==> flow/design.v <==
module de0(
    input              RESET_N,
    input              CLOCK_50,
    input              CLOCK2_50,
    input              CLOCK3_50,
    inout              CLOCK4_50,
    output             DRAM_CKE,
    output             DRAM_CLK,
    output      [1:0]  DRAM_BA,
    output      [12:0] DRAM_ADDR,
    inout       [15:0] DRAM_DQ,
    output             DRAM_CAS_N,
    output             DRAM_RAS_N,
    output             DRAM_WE_N,
    output             DRAM_CS_N,
    output             DRAM_LDQM,
    output             DRAM_UDQM,
    inout       [35:0] GPIO_0,
    inout       [35:0] GPIO_1,
    output      [6:0]  HEX0,
    output      [6:0]  HEX1,
    output      [6:0]  HEX2,
    output      [6:0]  HEX3,
    output      [6:0]  HEX4,
    output      [6:0]  HEX5,
    input       [3:0]  KEY,
    output      [9:0]  LEDR,
    inout              PS2_CLK,
    inout              PS2_DAT,
    inout              PS2_CLK2,
    inout              PS2_DAT2,
    output             SD_CLK,
    inout              SD_CMD,
    inout       [3:0]  SD_DATA,
    input       [9:0]  SW,
    output      [3:0]  VGA_R,
    output      [3:0]  VGA_G,
    output      [3:0]  VGA_B,
    output             VGA_HS,
    output             VGA_VS
);
assign DRAM_DQ = 16'hzzzz;
assign GPIO_0  = 36'hzzzzzzzz;
assign GPIO_1  = 36'hzzzzzzzz;
assign HEX0 = 7'b1111111;
assign HEX1 = 7'b1111111;
assign HEX2 = 7'b1111111;
assign HEX3 = 7'b1111111;
assign HEX4 = 7'b1111111;
assign HEX5 = 7'b1111111;
wire locked;
wire clock_25;
pll P1
(
    .clkin      (CLOCK_50),
    .m25        (clock_25),
    .locked     (locked)
);
wire [9:0] char_addr, font_addr;
wire [7:0] char_data, font_data;
ga G1
(
    .clock      (clock_25),
    .R          (VGA_R),
    .G          (VGA_G),
    .B          (VGA_B),
    .HS         (VGA_HS),
    .VS         (VGA_VS),
    .char_addr  (char_addr),
    .font_addr  (font_addr),
    .char_data  (char_data),
    .font_data  (font_data),
);
memchar M1
(
    .clock  (CLOCK_50),
    .a0     (char_addr),
    .q0     (char_data),
);
memfont M2
(
    .clock  (CLOCK_50),
    .a0     (font_addr),
    .q0     (font_data),
);
endmodule
module ga
(
    input   wire        clock,
    output  reg [3:0]   R,
    output  reg [3:0]   G,
    output  reg [3:0]   B,
    output  reg         HS,
    output  reg         VS,
    output  reg  [12:0] address,  
    input   wire [ 7:0] data,     
    input   wire [10:0] cursor    
);
parameter
    hz_visible = 640, vt_visible = 400,
    hz_front   = 16,  vt_front   = 12,
    hz_sync    = 96,  vt_sync    = 2,
    hz_back    = 48,  vt_back    = 35,
    hz_whole   = 800, vt_whole   = 449;
assign HS = x  < (hz_back + hz_visible + hz_front);  
assign VS = y >= (vt_back + vt_visible + vt_front);  
wire        xmax = (x == hz_whole - 1);
wire        ymax = (y == vt_whole - 1);
reg  [10:0] x    = 0;
reg  [10:0] y    = 0;
wire [10:0] X    = x - hz_back + 8;  
wire [ 9:0] Y    = y - vt_back;      
reg  [ 7:0] char;  reg [7:0] tchar;  
reg  [ 7:0] attr;  reg [7:0] tattr;  
reg  [23:0] timer;  
reg         flash;
wire [10:0] id = X[9:3] + (Y[8:4] * 80);
wire maskbit = (char[ 3'h7 ^ X[2:0] ]) | (flash && (id == cursor+1) && Y[3:0] >= 14);
wire [15:0] frcolor =
    attr[3:0] == 4'h0 ? 12'h111 :  
    attr[3:0] == 4'h1 ? 12'h008 :  
    attr[3:0] == 4'h2 ? 12'h080 :  
    attr[3:0] == 4'h3 ? 12'h088 :  
    attr[3:0] == 4'h4 ? 12'h800 :  
    attr[3:0] == 4'h5 ? 12'h808 :  
    attr[3:0] == 4'h6 ? 12'h880 :  
    attr[3:0] == 4'h7 ? 12'hccc :  
    attr[3:0] == 4'h8 ? 12'h888 :  
    attr[3:0] == 4'h9 ? 12'h00f :  
    attr[3:0] == 4'hA ? 12'h0f0 :  
    attr[3:0] == 4'hB ? 12'h0ff :  
    attr[3:0] == 4'hC ? 12'hf00 :  
    attr[3:0] == 4'hD ? 12'hf0f :  
    attr[3:0] == 4'hE ? 12'hff0 :  
                        12'hfff;   
wire [15:0] bgcolor =
    attr[6:4] == 3'd0 ? 12'h111 :  
    attr[6:4] == 3'd1 ? 12'h008 :  
    attr[6:4] == 3'd2 ? 12'h080 :  
    attr[6:4] == 3'd3 ? 12'h088 :  
    attr[6:4] == 3'd4 ? 12'h800 :  
    attr[6:4] == 3'd5 ? 12'h808 :  
    attr[6:4] == 3'd6 ? 12'h880 :  
                        12'hccc;   
always @(posedge clock) begin
    x <= xmax ?         0 : x + 1;
    y <= xmax ? (ymax ? 0 : y + 1) : y;
    if (x >= hz_back && x < hz_visible + hz_back &&
        y >= vt_back && y < vt_visible + vt_back)
    begin
         {R, G, B} <= maskbit ? (attr[7] & flash ? bgcolor : frcolor) : bgcolor;
    end
    else {R, G, B} <= 12'h000;
end
always @(posedge clock) begin
    case (X[2:0])
        0: begin address <= {1'b0, id[10:0], 1'b0}; end
        1: begin tchar <= data; address[0] <= 1'b1; end
        2: begin tattr <= data; address <= {1'b1, tchar[7:0], Y[3:0]}; end
        3: begin tchar <= data; end
        7: begin attr  <= tattr; char <= tchar; end
    endcase
end
always @(posedge clock) begin
    if (timer == 12500000) begin
        flash <= ~flash;
        timer <= 0;
    end else
        timer <= timer + 1;
end
endmodule
Tool chain data of ga
Tool output for the design above, in the order of the flow.
Lines are those of the file above, counted from 1.
Operators carry their Yosys type and port widths (W data, S select, Z words).
Not given: -
Design
  design top: ga
  clock input: clock
  standard-cell library: sky130hd
  timing corner: tt_025C_1v80

Word level
Counts by Yosys on the flattened word-level netlist (proc, flatten, opt, wreduce; memories kept). Register bits leave out memories and registers merged into their read ports (data or address). Print and check cells are left out. Cells with the same type and inputs are merged into one.
Bit counts
  register bits: 104
  latch bits: 0
  memory bits (writable): 0
  memory bits (read-only): 0
  clocked read ports x word width: 0
  memories: 0
  input port bits: 20
  output and inout port bits: 27
  cells after elaboration: 99
Operators by class
  add/subtract/negate cells: 8
  multipliers: 1
  divide/modulo/power cells: 0
  order comparisons: 7
  equality and inequality tests: 28
  shifts and indexed selects: 1
  muxes and demuxes: 26
  bitwise logic cells: 4
  reduce/logical cells: 11
Operators with widths (number)
  $mux W12: 18
  $mux W11: 3
  $eq A4 B4 Y1 const B: 7
  $add A24 B1 Y24 const B: 1
  $eq A24 B24 Y1 const B: 1
  $pmux W12 S2: 1
  $add A11 B1 Y11 const B: 2
  $lt A11 B10 Y1 const B: 2
  $ge A11 B6 Y1 const B: 2
  $mul A5 B3 Y7 const B: 1
  $eq A4 B3 Y1 const B: 4
  $mux W8: 2
  $add A11 B1 Y12 const B: 1
  $eq A11 B12 Y1: 1
  $eq A3 B2 Y1 const B: 4
  $eq A3 B3 Y1 const B: 4
  $eq A11 B10 Y1 const B: 1
  $ge A11 B9 Y1 const B: 1
  $lt A11 B9 Y1 const B: 1
  $eq A11 B9 Y1 const B: 1
  $add A7 B11 Y11: 1
  $add A10 B5 Y10 const B: 1
  $sub A10 B6 Y10 const B: 1
  $sub A9 B6 Y9 const B: 1
  $eq A4 B2 Y1 const B: 2
  $shiftx A8 B3 Y1: 1
  $eq A3 B1 Y1 const B: 2
  $logic_not A3 Y1: 2
Other operator kinds: 13; their cells: 17.

Longest topological paths
Longest topological path by Yosys (ltp), each cell counted once; first at word level (registers and memories cut), then after technology mapping (sequential cells cut; the memories' decode and read muxes count).
Depth
  depth in word-level cells: 18
  ABC_AREA: 0
  gate-level depth with buffers: 18
  mapped depth without buffers: 16

After synthesis
The flow's flattened synthesis, as Yosys stat reports it; memories are mapped. The netlist is that of the ABC_AREA named above (0 if unset); the other value can give another one.
Synthesis totals
  mapped cells: 495
  chip area (Yosys): 5235.0 µm²
  flip-flops: 104
  buffers: 16
Cells by type
  sky130_fd_sc_hd__edfxtp_1: number 57, area in all 1.71E+03 µm²
  sky130_fd_sc_hd__dfxtp_1: number 47, area in all 940.902 µm²
  sky130_fd_sc_hd__xnor2_1: number 35, area in all 306.544 µm²
  sky130_fd_sc_hd__ha_1: number 23, area in all 287.776 µm²
  sky130_fd_sc_hd__xor2_1: number 28, area in all 245.235 µm²
  sky130_fd_sc_hd__nor2_1: number 57, area in all 213.955 µm²
  sky130_fd_sc_hd__nand2_1: number 38, area in all 142.637 µm²
  sky130_fd_sc_hd__a21oi_1: number 28, area in all 140.134 µm²
  sky130_fd_sc_hd__nand3_1: number 20, area in all 100.096 µm²
  sky130_fd_sc_hd__and3_1: number 14, area in all 87.584 µm²
  sky130_fd_sc_hd__inv_1: number 19, area in all 71.318 µm²
  sky130_fd_sc_hd__nor3_1: number 11, area in all 55.053 µm²
  sky130_fd_sc_hd__o21ai_0: number 10, area in all 50.048 µm²
  sky130_fd_sc_hd__mux4_2: number 2, area in all 45.043 µm²
  sky130_fd_sc_hd__nand2b_1: number 7, area in all 43.792 µm²
  sky130_fd_sc_hd__nand4_1: number 7, area in all 43.792 µm²
  sky130_fd_sc_hd__nor2b_1: number 7, area in all 43.792 µm²
  sky130_fd_sc_hd__fa_1: number 2, area in all 40.038 µm²
Not listed: further types 36, cells in them 83.

Timing after synthesis
Path of least setup slack by OpenSTA after synthesis, without wires, with an ideal clock, recovery checks aside; 20% of the period is set as input and as output delay. Where synthesis merged equal registers, the netlist keeps one of their names.
Timing path post-synthesis
  path kind: reg2reg
  start: register y[0]
  end: register G[2]
  clock period: 7.29 ns
  library setup time: 0.075 ns
  arrival: 4.064 ns
  slack: 3.151 ns
  delay of the path: 4.139 ns
  driving pins on the path: 17
  path buffers: 1
  period reached after synthesis: 4.139 ns
"delay of the path" is the arrival time less input delay plus setup time.
"driving pins on the path": output pins that drive a net of the path, with the launching flip-flop's if there is one; two outputs of one cell count as two.
"period reached after synthesis" = period - worst setup slack (recovery checks aside). The figure is calculated, with input and output delays left at 20% of the set period.
Between the ends stands the longest chain of elaborated cells between them, by number of cells; it is not shown to be the way that was timed. Of several equally long chains one is given.
Each line given opens the expression or statement behind the cell; cells for indexed reads and writes are added by Yosys, which also makes memories of some case tables.
On the way, post-synthesis
  cell sequence: sky130_fd_sc_hd__edfxtp_1 sky130_fd_sc_hd__ha_1 sky130_fd_sc_hd__o41ai_4 sky130_fd_sc_hd__a21boi_0 sky130_fd_sc_hd__nand2b_1 sky130_fd_sc_hd__ha_1 sky130_fd_sc_hd__inv_1 sky130_fd_sc_hd__fa_1 sky130_fd_sc_hd__nand2b_1 sky130_fd_sc_hd__nor3_1 sky130_fd_sc_hd__xnor2_1 sky130_fd_sc_hd__xnor2_1 sky130_fd_sc_hd__a2111oi_4 sky130_fd_sc_hd__o211ai_2 sky130_fd_sc_hd__buf_6 sky130_fd_sc_hd__or3b_1 sky130_fd_sc_hd__a21oi_1
  length of the longest elaborated chain: 8
  elaborated cells on any way between the ends: 13
  RTL lines with such cells: 6
RTL lines, path post-synthesis
  start, declared: line 110  | reg  [10:0] y    = 0;
  start, assigned: line 147  | y <= xmax ? (ymax ? 0 : y + 1) : y;
  $sub A9 B6 Y9: line 112  | wire [ 9:0] Y    = y - vt_back;
  $mul A5 B3 Y7: line 117  | wire [10:0] id = X[9:3] + (Y[8:4] * 80);
  $add A7 B11 Y11: line 117
  $eq A11 B12 Y1: line 118  | wire maskbit = (char[ 3'h7 ^ X[2:0] ]) | (flash && (id == cursor+1) && Y[3:0] >= 14);
  $logic_and A1 B1 Y1 (2 in a row): line 118
  $or A1 B1 Y1: line 118
  $mux W12: line 151  | {R, G, B} <= maskbit ? (attr[7] & flash ? bgcolor : frcolor) : bgcolor;
  end, declared: line 91  | output  reg [3:0]   G,

Timing after layout
Path of least setup slack in the final report of run 1 (OpenROAD, finished layout, wires in). Where an end is a register, its clock arrival counts in the times.
Timing path after layout
  path kind: reg2reg
  start: register y[2]
  end: register R[2]
  clock period: 6.52 ns
  library setup time: 0.08 ns
  arrival: 4.94 ns
  slack: 1.85 ns
  driving pins on the path: 17
  path buffers: 0
Between the ends stands the longest chain of elaborated cells between them, by number of cells; it is not shown to be the way that was timed. Of several equally long chains one is given.
On the way, after layout
  cell sequence: sky130_fd_sc_hd__edfxtp_1 sky130_fd_sc_hd__nor3_1 sky130_fd_sc_hd__o21ai_0 sky130_fd_sc_hd__a21oi_1 sky130_fd_sc_hd__xor2_1 sky130_fd_sc_hd__ha_1 sky130_fd_sc_hd__ha_1 sky130_fd_sc_hd__inv_1 sky130_fd_sc_hd__fa_1 sky130_fd_sc_hd__nand2b_1 sky130_fd_sc_hd__nor3_1 sky130_fd_sc_hd__xnor2_1 sky130_fd_sc_hd__xnor2_1 sky130_fd_sc_hd__a2111oi_4 sky130_fd_sc_hd__o211ai_2 sky130_fd_sc_hd__or3b_2 sky130_fd_sc_hd__a21oi_1
  length of the longest elaborated chain: 8
  elaborated cells on any way between the ends: 13
  RTL lines with such cells: 6
RTL lines, path after layout
  start, declared: line 110  | reg  [10:0] y    = 0;
  start, assigned: line 147  | y <= xmax ? (ymax ? 0 : y + 1) : y;
  $sub A9 B6 Y9: line 112  | wire [ 9:0] Y    = y - vt_back;
  $mul A5 B3 Y7: line 117  | wire [10:0] id = X[9:3] + (Y[8:4] * 80);
  $add A7 B11 Y11: line 117
  $eq A11 B12 Y1: line 118  | wire maskbit = (char[ 3'h7 ^ X[2:0] ]) | (flash && (id == cursor+1) && Y[3:0] >= 14);
  $logic_and A1 B1 Y1 (2 in a row): line 118
  $or A1 B1 Y1: line 118
  $mux W12: line 151  | {R, G, B} <= maskbit ? (attr[7] & flash ? bgcolor : frcolor) : bgcolor;
  end, declared: line 90  | output  reg [3:0]   R,

==> results <==
Module ga, platform sky130hd: 2 stored runs of the flow (Yosys, OpenROAD) with differing settings, in no particular order. Input and output delays are each 20% of the period that was set; the output load is 0.01 pF.
"clock period reached": clock period set for the run, less the worst setup slack. It is reckoned from that one timing run; input and output delays stay at 20% of the period that was set.
"time used up by the worst setup path" is the time allowed to the run's worst setup path (the clock period less input and output delay, where it has them) less its slack. Clock arrival times count: a late capture clock shortens it, a late launch clock lengthens it.
"total power after layout" rests on the timing tool's default activity at the inputs, not on a simulated workload.

==> run 1: settings <==
{ "period_ns": 6.52, "CAP_MARGIN": 20, "CORE_MARGIN": 2, "CORE_UTILIZATION": 40, "SLEW_MARGIN": 20 }
==> run 1: results <==
utilization after routing: 48.2 %
post-route setup TNS: 0.000 ns
worst-case hold slack: 0.422 ns
standard-cell area after routing: 6130.9 µm²
total power after layout: 1209 uW
clock period reached: 4.665 ns
setup slack of the worst path: 1.855 ns
post-synthesis cell area: 5235.0 µm²
area of the die: 14018.6 µm²
time used up by the worst setup path: 4.67 ns
critical path type: reg2reg

==> run 2: settings <==
{ "period_ns": 5.91, "CORE_UTILIZATION": 56, "PLACE_DENSITY_LB_ADDON": 0.09, "HOLD_SLACK_MARGIN": 0.09, "CORE_ASPECT_RATIO": 1.47, "CELL_PAD_IN_SITES_DETAIL_PLACEMENT": 2, "ABC_AREA": 0, "GPL_TIMING_DRIVEN": 1, "GPL_ROUTABILITY_DRIVEN": 0, "CTS_CLUSTER_SIZE": 56, "CTS_CLUSTER_DIAMETER": 315, "CAP_MARGIN": 35, "CORE_MARGIN": 2, "SLEW_MARGIN": 20 }
==> run 2: results <==
did not finish, placement stopped with DPL-0033
