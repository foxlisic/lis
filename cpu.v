==> flow/design.v <==
module cpu
(
    input               clock,
    input               reset_n,
    input               ce,
    output      [31:0]  address,
    input       [ 7:0]  in,
    output  reg [ 7:0]  out,
    output  reg         we,
    output  reg [ 9:0]  sp,
    input       [31:0]  si,
    output  reg [31:0]  so,
    output  reg         sw,
    output  reg [ 7:0]  ra, rb,
    input       [31:0]  r1, r2,
    output  reg [31:0]  ro,          
    output  reg         rw           
);
localparam CF = 0, ZF = 1, SF = 2, OF = 3;
assign address = cp ? ea : pc;
reg         cp;
reg [31:0]  pc, ea;
reg [ 2:0]  alu;
reg [ 7:0]  opc;
reg [ 3:0]  m, t;
reg [ 3:0]  flag = 4'b0000;
always @(posedge clock)
if (reset_n == 1'b0) begin pc <= 0; t <= 0; cp <= 0; flag <= 4'b0000; end
else begin
    rw <= 0;
    we <= 0;
    sw <= 0;
    m  <= m + 1;
    case (t)
        0: begin
            case (in)
            8'h00: t <= 1;
            8'h01: t <= 2;
            8'h02, 8'h03, 8'h04: t <= 3;
            8'h05, 8'h06, 8'h07: t <= 4;
            8'h08: t <= 14;
            8'h09: t <= 15;
            8'h0D: begin t <= 10; ra <= 255; end
            8'h0E: begin t <= 11; ra <= 255; end
            8'h0F: begin t <= 12; ra <= 255; end
            8'h10, 8'h11, 8'h12, 8'h13, 8'h14, 8'h15, 8'h16, 8'h17: t <= 5;
            8'h18, 8'h19, 8'h1A, 8'h1B, 8'h1C, 8'h1D,        8'h1F: t <= 6;
            8'h1E: t <= 13;
            8'h70: t <= 7;
            8'h71,
            8'h0C: t <= 8;
            8'h7A: t <= 9;
            8'h72, 8'h73, 8'h72, 8'h73, 8'h74, 8'h75, 8'h76,
            8'h77, 8'h78, 8'h79, 8'h7C, 8'h7D, 8'h7E, 8'h7F:
                if (br[in[3:1]] == in[0]) pc <= pc + 2; else t <= 7;
            endcase
            m   <= 0;
            pc  <= pc + 1;
            opc <= in;
            alu <= in[2:0];
        end
        1: case (m)
            0: begin pc <= pc + 1; ra        <= in; end
            1: begin pc <= pc + 1; ro[  7:0] <= in; end
            2: begin pc <= pc + 1; ro[ 15:8] <= in; end
            3: begin pc <= pc + 1; ro[23:16] <= in; end
            4: begin pc <= pc + 1; ro[31:24] <= in; t <= 0; rw <= 1; end
        endcase
        2: case (m)
            0: begin pc <= pc + 1; rb <= in; end
            1: begin pc <= pc + 1; ra <= in; ro <= r2; rw <= 1; t <= 0; end
        endcase
        3: case (m)
            0: begin pc <= pc + 1; rb <= in; end
            1: begin pc <= pc + 1; ra <= in; cp <= 1; ea <= r2; end
            2: begin ea <= ea + 1; m <= opc == 2 ? 6 : 3; ro        <= in; end
            3: begin ea <= ea + 1; m <= opc == 3 ? 6 : 4; ro[ 15:8] <= in; end
            4: begin ro[23:16] <= in; ea <= ea + 1; end
            5: begin ro[31:24] <= in; end
            6: begin t <= 0; rw <= 1; cp <= 0; end
        endcase
        4: case (m)
            0: begin rb <= in; pc <= pc + 1; end
            1: begin ra <= in; pc <= pc + 1; end
            2: begin ea <= r1;     m <= (opc == 5) ? 6 : 3; we <= 1; out <= r2[ 7:0]; cp <= 1; end
            3: begin ea <= ea + 1; m <= (opc == 6) ? 6 : 4; we <= 1; out <= r2[15:8]; end
            4: begin ea <= ea + 1; we <= 1; out <= r2[23:16]; end
            5: begin ea <= ea + 1; we <= 1; out <= r2[31:24]; end
            6: begin t <= 0; cp <= 0; end
        endcase
        5: case (m)
            0: begin ra <= in; pc <= pc + 1; end
            1: begin rb <= in; pc <= pc + 1; end
            2: begin
                t    <= 0;
                flag <= _flag_alu;
                if (alu != 7) begin ro <= _res; rw <= 1; ra <= in; pc <= pc + 1; end
            end
        endcase
        6: case (m)
            0: begin ra <= in; pc <= pc + 1; end
            1: begin rb <= in; pc <= pc + 1; end
            2: begin flag <= _flag_rot; ro <= _rot; rw <= 1; t <= 0; end
        endcase
        7: begin t <= 0; pc <= pc + 1 + {{24{in[7]}}, in}; end
        8: case (m)
            0: begin ro[  7:0] <= in; pc <= pc + 1; ra <= 255; end
            1: begin ro[ 15:8] <= in; pc <= pc + 1; end
            2: begin ro[23:16] <= in; pc <= pc + 1; end
            3: begin
                t  <= 0;
                pc <= {in, ro[23:0]};
                sp <= r1 - 1;
                ro <= r1 - 1;
                so <= pc + 1;
                sw <= (opc == 8'h0C);
                rw <= (opc == 8'h0C);
            end
        endcase
        9: case (m)
            0: begin ra <= in; end
            1: begin pc <= r1; t <= 0; end
        endcase
        10: case (m)
            0: begin sp <= r1; ro <= r1 + 1; rw <= 1; end
            1: begin pc <= si; t <= 0; end
        endcase
        11: case (m)
            0: begin opc <= in; sp <= r1; rw <= 1; ro <= r1 - in; pc <= pc + 1; end
            1: begin ra <= in; pc <= pc + 1; end
            2: begin
                m  <= 2;
                ra <= in;
                so <= r1;
                sw <= 1;
                sp <= sp - 1;
                if (opc == 1) t <= 0;
                else begin opc <= opc - 1; pc <= pc + 1; end
            end
        endcase
        12: case (m)
            0: begin opc <= in; sp <= r1; rw <= 1; ro <= r1 + in; pc <= pc + 1; end
            1: begin
                m  <= 1;
                rw <= 1;
                ra <= in;
                ro <= si;
                sp <= sp + 1;
                pc <= pc + 1;
                if (opc == 1) t <= 0; else opc <= opc - 1;
            end
        endcase
        13: case (m)
            0: begin pc <= pc + 1; ra <= in; end
            1: begin pc <= pc + 1; ro <= {{24{in[7]}}, in}; rw <= 1; t <= 0; end
        endcase
        14: case (m)
            0: begin ra <= in; pc <= pc + 1; end
            1: begin rb <= in; pc <= pc + 1; end
            2: begin ra <= in; pc <= pc + 1; rw <= 1; ro <= imul[63:32];  end
            3: begin ra <= in; pc <= pc + 1; rw <= 1; ro <= imul[31:0]; end
        endcase
        15: case (m)
            0: begin ra <= in; pc <= pc + 1; end
            1: begin rb <= in; pc <= pc + 1; end
            2: begin so <= 1'b0; ro <= r1; opc <= 32; end
            3: begin
                ro <= {ro[30:0], divnext >= r2};                 
                so <= {divnext >= r2 ? divnext - r2 : divnext};  
                if (opc != 1) begin opc <= opc - 1; m <= 3; end
            end
            4: begin rw <= 1; ra <= in; pc <= pc + 1; end
            5: begin rw <= 1; ra <= in; pc <= pc + 1; ro <= so; t <= 0; end
        endcase
    endcase
end
wire [63:0] imul = r1 * r2;
wire [31:0] divnext = {so[30:0], ro[31]};
wire [7:0] br =
{
    (flag[OF] ^ flag[SF]) | flag[ZF],    
    (flag[OF] ^ flag[SF]),               
    1'b0,                                
    flag[SF],
    flag[CF] | flag[ZF],                 
    flag[ZF],
    flag[CF],
    1'b0                                 
};
wire overflow = (r1[31] ^ r2[31] ^ (alu <= 1)) & (r1[31] ^ _res[31]);
wire [32:0] _res =
    alu == 3'h0 ? r1 + r2 :
    alu == 3'h1 ? r1 + r2 + flag[CF] :
    alu == 3'h3 ? r1 - r2 - flag[CF] :
    alu == 3'h4 ? r1 & r2 :
    alu == 3'h5 ? r1 ^ r2 :
    alu == 3'h6 ? r1 | r2 :
                  r1 - r2;   
wire [ 3:0] _flag_alu = {overflow, _res[31], ~|_res[31:0], _res[32]};
wire [ 4:0] rt = opc[0] ? r2[4:0] : (~r2[4:0]) + 1;
wire [31:0] t1 = rt[0] ? {r1[   0], r1[ 31:1]} : r1;
wire [31:0] t2 = rt[1] ? {t1[ 1:0], t1[ 31:2]} : t1;
wire [31:0] t3 = rt[2] ? {t2[ 3:0], t2[ 31:4]} : t2;
wire [31:0] t4 = rt[3] ? {t3[ 7:0], t3[ 31:8]} : t3;
wire [31:0] t5 = rt[4] ? {t4[15:0], t4[31:16]} : t4;
wire [ 3:0] m1 = rt[1] ? {rt[   0],     2'h3} : rt[0];
wire [ 7:0] m2 = rt[2] ? {m1[ 3:0],     4'hF} : m1;
wire [15:0] m3 = rt[3] ? {m2[ 7:0],    8'hFF} : m2;
wire [31:0] m4 = rt[4] ? {m3[15:0], 16'hFFFF} : m3;
wire [31:0] m5 = opc[0] ? ~m4 : m4;
wire [31:0] _rot =
    alu == 3'h0 ||
    alu == 3'h1 ? t5 :                   
    alu == 3'h2 ? (t5 & ~m5) :           
    alu == 3'h3 ? (t5 &  m5) :           
    alu == 3'h4 ? (t5 & ~m5) | (flag[CF] ?  m5 : 0) :  
    alu == 3'h5 ? (t5 &  m5) | (flag[CF] ? ~m5 : 0) :  
    alu == 3'h6 ? (t5 & ~m5) :           
        r1[31] ? t5 | ~m4 : t5 & m5;     
wire [ 3:0] _flag_rot = {1'b0, _rot[31], _rot == 32'b0, t5[opc[0] ? 31 : 0]};
endmodule
# --- Reports on cpu ---
# The steps from the RTL of cpu to its reports follow in flow order.
# Lines are those of the file above, counted from 1.
# Operators carry their Yosys type and port widths (W data, S select, Z words).
# Cell names lack the library's common part.
design:
  top: "cpu"
  clk_port: "clock"
  library: "sky130hd"
  corner: "tt_025C_1v80"

# --- Word-level counts ---
# Source: Yosys, flattened and elaborated, memories not mapped. Widths are those after wreduce. Registers that Yosys merges into a memory's read port (data or address) are not register bits. Print and check cells do not count.
classes:
  add_sub_neg: 17
  n_mul: 1
  cmp: 2
  n_eq: 138
  n_shift: 2
  muxes: 165
  logic: 18
  n_reduce_logical: 66
ops:
  columns: ["cell", "count"]
  rows:
  - ["$mul A32 B32 Y64", 1]
  - ["$mux W32", 27]
  - ["$pmux W32 S2", 7]
  - ["$pmux W32 S11", 1]
  - ["$mux W8", 39]
  - ["$pmux W8 S2", 19]
  - ["$pmux W8 S12", 3]
  - ["$mux W33", 6]
  - ["$or A32 B32 Y32", 4]
  - ["$eq A8 B5 Y1 const B", 16]
  - ["$eq A8 B7 Y1 const B", 15]
  - ["$add A32 B1 Y32 const B", 3]
  - ["$and A32 B32 Y32", 3]
  - ["$pmux W32 S3", 1]
  - ["$pmux W8 S3", 4]
  - ["$pmux W8 S11", 1]
  - ["$pmux W4 S16", 1]
  - ["$pmux W8 S8", 1]
  - ["$mux W4", 16]
  - ["$pmux W8 S4", 2]
  - ["$eq A8 B4 Y1 const B", 7]
  - ["$eq A8 B3 Y1 const B", 6]
  - ["$reduce_and A15 Y1", 3]
  - ["$ne A2 B1 Y1 const B", 22]
  - ["$pmux W4 S10", 1]
  - ["$pmux W10 S4", 1]
  - ["$pmux W10 S2", 2]
  - ["$add A32 B32 Y33", 1]
# Not listed: further kinds 84, cells in them 196.
bits:
  regBits: 189
  input_bits: 107
  out_inout_bits: 133

# --- Depth ---
# Depth = most cells in a row (Yosys ltp): at word level without a register or memory, in the mapped netlist without a sequential cell, where the memories' decode and read muxes count.
logic_depth:
  word_depth: 20
  ABC_AREA: 0
  depth_mapped: 33

# --- Mapped cells and area ---
# Yosys stat after the flow's synthesis: flattened, memories mapped to cells. It holds for the ABC_AREA given above (unset counts as 0); a run with the other value may have another netlist.
types:
  columns: ["type", "count"]
  rows:
  - ["fa_1", 901]
  - ["ha_1", 460]
  - ["edfxtp_1", 148]
  - ["inv_1", 1051]
  - ["nor2_1", 1009]
  - ["nand2_1", 1006]
  - ["o21ai_0", 466]
  - ["xnor2_1", 263]
  - ["a21oi_1", 434]
  - ["clkbuf_1", 399]
  - ["mux2i_1", 129]
  - ["dfxtp_1", 53]
  - ["xor2_1", 106]
  - ["nand3_1", 168]
  - ["o211ai_1", 98]
  - ["mux4_2", 30]
  - ["a21o_1", 87]
  - ["a222oi_1", 57]
# Other cell types: 96; their cells: 1520.
mapped:
  mapped_cells: 8385
  mapped_area_um2: 65550.4
  ffs: 201

# --- Worst setup path after synthesis ---
# OpenSTA on the mapped netlist: ideal clock, no wires. The path of least setup slack (recovery checks aside). Input and output delay are each 20% of the period. Register names are those of the netlist, which keeps one name where synthesis merged equal registers.
synth_path:
  path_type: "input -> register"
  startpoint: "in r2[3]"
  endpoint: "reg ro[28]"
  tclk_ns: 11.4
  setup_time_ns: 0.165
  arrival_time_ns: 10.617
  required_time_ns: 11.235
  setup_slack_ns: 0.618
  path_delay_ns: 8.502
  stages: 33
  path_buffers: 4
  synth_period_reached_ns: 10.782
# "path_delay_ns" is the arrival time less input delay plus setup time.
# "stages": output pins that drive a net of the path, with the launching flip-flop's if there is one; two outputs of one cell count as two.
# "synth_period_reached_ns" is the clock period less the worst setup slack; recovery checks do not enter. This is arithmetic on one report: input and output delays are still those of the set period (20% each).
# The rows between start and end are the longest chain of elaborated cells between them; the timing report does not say that the signal goes this way. Where chains are equally long, one stands for them.
# A line is the first line of the expression or statement that the cell stems from. Yosys adds cells for indexed reads and writes and turns some case tables into memories.
# At most two assigning lines are given for a register; there are more.
synth_between:
  path_cell_list: "clkbuf_1 inv_1 clkbuf_1 clkbuf_1 buf_1 nor2_1 fa_1 inv_1 fa_1 fa_1 fa_1 inv_1 fa_1 inv_1 fa_1 inv_1 fa_1 fa_1 ha_1 o21a_1 o21a_1 o21a_1 o21ai_0 o221ai_1 a21o_1 a221o_1 a31oi_1 o21ai_0 a21oi_1 o21ai_0 nand3_1 mux2_2 o221ai_1"
  elab_chain_cells: 17
synth_lines:
  columns: ["element", "line", "text"]
  rows:
  - ["start, declared", 15, "input       [31:0]  r1, r2,"]
  - ["$not A5 Y5", 200, "wire [ 4:0] rt = opc[0] ? r2[4:0] : (~r2[4:0]) + 1;"]
  - ["$add A5 B1 Y5", 200, null]
  - ["$mux W5", 200, null]
  - ["$mux W15", 208, "wire [15:0] m3 = rt[3] ? {m2[ 7:0],    8'hFF} : m2;"]
  - ["$mux W31", 209, "wire [31:0] m4 = rt[4] ? {m3[15:0], 16'hFFFF} : m3;"]
  - ["$not A31 Y32", 210, "wire [31:0] m5 = opc[0] ? ~m4 : m4;"]
  - ["$mux W32", 210, null]
  - ["(+3 left out)", null, null]
  - ["$mux W32", 217, "alu == 3'h5 ? (t5 &  m5) | (flag[CF] ? ~m5 : 0) :"]
  - ["$mux W32", 216, "alu == 3'h4 ? (t5 & ~m5) | (flag[CF] ?  m5 : 0) :"]
  - ["$mux W32", 215, "alu == 3'h3 ? (t5 &  m5) :"]
  - ["$mux W32", 214, "alu == 3'h2 ? (t5 & ~m5) :"]
  - ["$mux W32", 212, "alu == 3'h0 ||"]
  - ["$mux W8", 100, "6: case (m)"]
  - ["$pmux W8 S12", 34, "case (t)"]
  - ["end, assigned", 76, "2: begin ea <= ea + 1; m <= opc == 2 ? 6 : 3; ro        <= in; end"]
  - ["end, assigned", 79, "5: begin ro[31:24] <= in; end"]
  - ["end, declared", 16, "output  reg [31:0]  ro,"]

# --- Path in the finished layout ---
# From the final timing report of run 1: the path of least setup slack in the routed layout; clock arrival at registers is part of the times.
layout_path:
  path_type: "input -> register"
  startpoint: "in r1[5]"
  endpoint: "reg ro[22]"
  tclk_ns: 8.46
  setup_time_ns: 0.28
  arrival_time_ns: 9.40
  required_time_ns: 8.76
  setup_slack_ns: -0.64
  stages: 35
  path_buffers: 8
# The rows between start and end are the longest chain of elaborated cells between them; the timing report does not say that the signal goes this way. Where chains are equally long, one stands for them.
# At most two assigning lines are given for a register; there are more.
layout_between:
  path_cell_list: "buf_12 clkinv_8 buf_12 buf_12 bufbuf_16 buf_4 nor2_4 fa_2 fa_2 inv_1 fa_2 fa_1 inv_1 ha_1 ha_4 fa_1 fa_1 ha_4 a21oi_2 o21ai_2 or3_4 a21oi_4 nor3b_1 buf_4 buf_4 a21o_1 a221o_2 a31oi_4 buf_6 o21ai_4 a21oi_4 xnor2_1 o21ai_1 nand2_1 o211ai_1"
  elab_chain_cells: 15
layout_lines:
  columns: ["element", "line", "text"]
  rows:
  - ["start, declared", 15, "input       [31:0]  r1, r2,"]
  - ["$mux W32", 201, "wire [31:0] t1 = rt[0] ? {r1[   0], r1[ 31:1]} : r1;"]
  - ["$mux W32", 202, "wire [31:0] t2 = rt[1] ? {t1[ 1:0], t1[ 31:2]} : t1;"]
  - ["$mux W32", 203, "wire [31:0] t3 = rt[2] ? {t2[ 3:0], t2[ 31:4]} : t2;"]
  - ["$mux W32", 204, "wire [31:0] t4 = rt[3] ? {t3[ 7:0], t3[ 31:8]} : t3;"]
  - ["$mux W32", 205, "wire [31:0] t5 = rt[4] ? {t4[15:0], t4[31:16]} : t4;"]
  - ["$and A32 B32 Y32", 219, "r1[31] ? t5 | ~m4 : t5 & m5;"]
  - ["$mux W32", 219, null]
  - ["$mux W32", 218, "alu == 3'h6 ? (t5 & ~m5) :"]
  - ["$mux W32", 217, "alu == 3'h5 ? (t5 &  m5) | (flag[CF] ? ~m5 : 0) :"]
  - ["$mux W32", 216, "alu == 3'h4 ? (t5 & ~m5) | (flag[CF] ?  m5 : 0) :"]
  - ["$mux W32", 215, "alu == 3'h3 ? (t5 &  m5) :"]
  - ["$mux W32", 214, "alu == 3'h2 ? (t5 & ~m5) :"]
  - ["$mux W32", 212, "alu == 3'h0 ||"]
  - ["$mux W8", 100, "6: case (m)"]
  - ["$pmux W8 S12", 34, "case (t)"]
  - ["end, assigned", 66, "3: begin pc <= pc + 1; ro[23:16] <= in; end"]
  - ["end, assigned", 76, "2: begin ea <= ea + 1; m <= opc == 2 ? 6 : 3; ro        <= in; end"]
  - ["end, declared", 16, "output  reg [31:0]  ro,"]

# Stored flow runs of cpu (2 of them; Yosys, OpenROAD, sky130hd). They differ in their settings and are not a sequence. Constraints: input delay and output delay 20% of the set period each, output load 0.01 pF.
runs:
  - name: "run 1"
    settings:
      period_ns: 8.46
      CAP_MARGIN: 20
      CORE_MARGIN: 2
      CORE_UTILIZATION: 40
      SLEW_MARGIN: 20
    results:
      ws_hold_ns: 0.504
      setupTns_ns: -13.870
      setup_worst_slack_ns: -0.644
      synth_chip_area_um2: 65550.4
      total_die_area_um2: 167130.0
      finish.utilization_frac: 0.501
  - name: "run 2"
    settings:
      period_ns: 21.7
      CORE_UTILIZATION: 23
      SETUP_SLACK_MARGIN: 3.54
      PLACE_DENSITY_LB_ADDON: 0.16
      CELL_PAD_IN_SITES_GLOBAL_PLACEMENT: 3
      TNS_END_PERCENT: 60
      CTS_CLUSTER_SIZE: 97
      CTS_CLUSTER_DIAMETER: 105
      MAX_ROUTING_LAYER: "met4"
      CAP_MARGIN: 20
      CORE_MARGIN: 2
      SLEW_MARGIN: 20
    results:
      setup_worst_slack_ns: 6.954
      setupTns_ns: 0.000
      finish.utilization_frac: 0.257
      synth_chip_area_um2: 65550.4
      total_die_area_um2: 289288.0
      ws_hold_ns: 0.497
